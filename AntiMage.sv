==> flow/design.v <==
module am(
    input clk,
    input [7:0] envelope,
    input signed [11:0] waveIn,
    output reg [11:0] waveOut
);
    reg signed [8:0] signedEnvelope;
    reg signed [11:0] signedWaveIn;
    reg signed [19:0] waveScaled;
    always_ff @ (posedge clk) begin
        signedEnvelope = {1'b0, envelope};
        signedWaveIn = waveIn - 12'd2048;
        waveScaled = (signedWaveIn * signedEnvelope);
        waveOut <= ((waveScaled >> 8) + 12'd2048); 
    end
endmodule
* Tool chain data of am
Tool output for the design above, in the order of the flow. Lines are those of the file above, counted from 1. Operators carry their Yosys type and port widths (W data, S select, Z words). Not given: n/a
Set-up: top module am, clock clk, standard-cell library sky130hd, corner tt_025C_1v80

* Word-level counts
Source: Yosys, flattened and elaborated, memories not mapped. Widths are those after wreduce; folded enables and synchronous resets count as part of the registers. Registers that Yosys merges into a memory's read port (data or address) are not register bits. Print and check cells do not count. Equal cells are merged and count once.
Bit counts: bits in registers 12, input bits 21, output and inout port bits 12, elaborated cells 4
Operators by class: add/sub/neg operators 2, multipliers 1
Operators by type and width (number):
- $mul A12 B9 Y20 | 1
- $add A12 B12 Y12 const B | 1
- $sub A12 B12 Y12 const B | 1

* Longest topological paths
Depth = most cells in a row (Yosys ltp): at word level without a register or memory, in the mapped netlist without a sequential cell, where the memories' decode and read muxes count.
Depth: depth after elaboration 3, ABC_AREA 0, gate-level depth with buffers 18, mapped depth without buffers 17

* After synthesis
The flow's flattened synthesis, as Yosys stat reports it; memories are mapped. The netlist is that of the ABC_AREA named above (0 if unset); the other value can give another one.
Cells by type:
- sky130_fd_sc_hd__fa_1 | number 75, total area 1501.44 um^2
- sky130_fd_sc_hd__ha_1 | number 35, total area 437.92 um^2
- sky130_fd_sc_hd__inv_1 | number 101, total area 379.114 um^2
- sky130_fd_sc_hd__and2_1 | number 45, total area 281.52 um^2
- sky130_fd_sc_hd__dfxtp_1 | number 12, total area 240.23 um^2
- sky130_fd_sc_hd__nand2_1 | number 46, total area 172.666 um^2
- sky130_fd_sc_hd__xnor2_1 | number 10, total area 87.584 um^2
- sky130_fd_sc_hd__nand2b_1 | number 8, total area 50.048 um^2
- sky130_fd_sc_hd__a21oi_1 | number 9, total area 45.043 um^2
- sky130_fd_sc_hd__xor2_1 | number 4, total area 35.034 um^2
- sky130_fd_sc_hd__clkbuf_1 | number 8, total area 30.029 um^2
- sky130_fd_sc_hd__nor2_1 | number 7, total area 26.275 um^2
- sky130_fd_sc_hd__a21o_1 | number 3, total area 22.522 um^2
- sky130_fd_sc_hd__nand3b_4 | number 1, total area 20.019 um^2
- sky130_fd_sc_hd__a2111oi_2 | number 1, total area 15.014 um^2
- sky130_fd_sc_hd__a211oi_2 | number 1, total area 12.512 um^2
- sky130_fd_sc_hd__a31oi_1 | number 2, total area 12.512 um^2
- sky130_fd_sc_hd__and3_1 | number 2, total area 12.512 um^2
Not listed: further types 13, cells in them 15.
Mapped netlist: cell count 385, synthesis area 3493.4 um^2, sequential part of the area 240.2 um^2, flip-flops 12

* Path before layout
Source: OpenSTA report_checks on the synthesized netlist (no wires, ideal clock, input and output delay 20% of the period each), path of least setup slack; recovery checks are left aside. Register names are those of the netlist, which keeps one name where synthesis merged equal registers.
Timing path after synthesis: path type input to register, start point input port envelope[0], end point register waveOut[11], period 6.77 ns, setup time 0.128 ns, time at the first pin 1.354 ns, arrival time 5.284 ns, required time 6.642 ns, slack 1.357 ns, delay of the path 4.058 ns, driving pins on the path 14, buffers on the path 1, period reached after synthesis 5.413 ns
"delay of the path" = arrival - input delay + setup time. "driving pins on the path" counts driving pins, that of a launching flip-flop among them; a cell with two outputs on the path counts twice. "period reached after synthesis" is the clock period less the worst setup slack; recovery checks do not enter. This is arithmetic on one report: input and output delays are still those of the set period (20% each). Between the ends stands the longest chain of elaborated cells between them, by number of cells; it is not shown to be the way that was timed. Of several equally long chains one is given. A line is the first line of the expression or statement that the cell stems from. Yosys adds cells for indexed reads and writes and turns some case tables into memories.
On the way, after synthesis: path through sky130_fd_sc_hd__clkbuf_1 > sky130_fd_sc_hd__nand2b_1 > sky130_fd_sc_hd__fa_1 > sky130_fd_sc_hd__inv_1 > sky130_fd_sc_hd__fa_1 > sky130_fd_sc_hd__fa_1 > sky130_fd_sc_hd__inv_1 > sky130_fd_sc_hd__fa_1 > sky130_fd_sc_hd__inv_1 > sky130_fd_sc_hd__ha_1 > sky130_fd_sc_hd__a211oi_2 > sky130_fd_sc_hd__a21oi_1 > sky130_fd_sc_hd__a2111oi_2 > sky130_fd_sc_hd__nor3_1, length of the longest elaborated chain 2, elaborated cells between the ends (all ways) 2
Ends and longest elaborated chain, after synthesis:
- start: declaration | line 3 | input [7:0] envelope,
- $mul A12 B9 Y20 | line 13 | waveScaled = (signedWaveIn * signedEnvelope);
- $add A12 B12 Y12 | line 14 | waveOut <= ((waveScaled >> 8) + 12'd2048);
- end: assignment | line 14
- end: declaration | line 5 | output reg [11:0] waveOut

* Worst path after layout
Path of least setup slack in the final report of flow run A (OpenROAD, finished layout, wires in). Where an end is a register, its clock arrival counts in the times.
Timing path post-layout: path type input to register, start point input port waveIn[11], end point register waveOut[11], period 4.37 ns, setup time 0.11 ns, time at the first pin 0.87 ns, arrival time 4.64 ns, required time 4.49 ns, slack -0.15 ns, driving pins on the path 14, buffers on the path 1
Between the ends stands the longest chain of elaborated cells between them, by number of cells; it is not shown to be the way that was timed. Of several equally long chains one is given.
On the way, post-layout: path through sky130_fd_sc_hd__buf_2 > sky130_fd_sc_hd__nand2b_4 > sky130_fd_sc_hd__fa_2 > sky130_fd_sc_hd__inv_4 > sky130_fd_sc_hd__fa_1 > sky130_fd_sc_hd__fa_1 > sky130_fd_sc_hd__inv_2 > sky130_fd_sc_hd__fa_1 > sky130_fd_sc_hd__inv_2 > sky130_fd_sc_hd__ha_4 > sky130_fd_sc_hd__a211oi_4 > sky130_fd_sc_hd__a21oi_4 > sky130_fd_sc_hd__a2111oi_4 > sky130_fd_sc_hd__nor3_1, length of the longest elaborated chain 3, elaborated cells between the ends (all ways) 3
Ends and longest elaborated chain, post-layout:
- start: declaration | line 4 | input signed [11:0] waveIn,
- $sub A12 B12 Y12 | line 12 | signedWaveIn = waveIn - 12'd2048;
- $mul A12 B9 Y20 | line 13 | waveScaled = (signedWaveIn * signedEnvelope);
- $add A12 B12 Y12 | line 14 | waveOut <= ((waveScaled >> 8) + 12'd2048);
- end: assignment | line 14
- end: declaration | line 5 | output reg [11:0] waveOut

Design am on sky130hd. What follows are 2 stored runs of the flow, each under its own settings; their order means nothing. The constraints put input and output delay at 20% of the set period each and load the outputs with 0.01 pF.
"worst path time" is the time allowed to the run's worst setup path (the clock period less input and output delay, where it has them) less its slack. Clock arrival times count: a late capture clock shortens it, a late launch clock lengthens it.
"total power after layout": no workload was simulated; the value follows from the tool's default switching activity.

* Flow run A | settings: period_ns 4.37; CAP_MARGIN 20; CORE_MARGIN 2; CORE_UTILIZATION 40; SLEW_MARGIN 20 | results: Yosys chip area after synthesis 3493.4 um^2; overall die area 9496.5 um^2; standard-cell area after routing 5037.3 um^2; worst slack on setup checks -0.150 ns; worst hold slack 1.561 ns; total power after layout 3.165 mW; worst path time 3.65 ns; type of the worst setup path input to register
* Flow run B | settings: period_ns 7.97; CORE_UTILIZATION 51; SETUP_SLACK_MARGIN 1.35; PLACE_DENSITY_LB_ADDON 0.26; CORE_ASPECT_RATIO 1.46; CORE_MARGIN 5; TNS_END_PERCENT 60; GPL_TIMING_DRIVEN 0; GPL_ROUTABILITY_DRIVEN 0; MIN_ROUTING_LAYER met1; CAP_MARGIN 20; SLEW_MARGIN 20 | results: Yosys chip area after synthesis 3493.4 um^2; overall die area 8634.8 um^2; standard-cell area after routing 3951.3 um^2; worst slack on setup checks 1.744 ns; worst hold slack 2.339 ns; total power after layout 1.107 mW; worst path time 4.63 ns; type of the worst setup path input to register
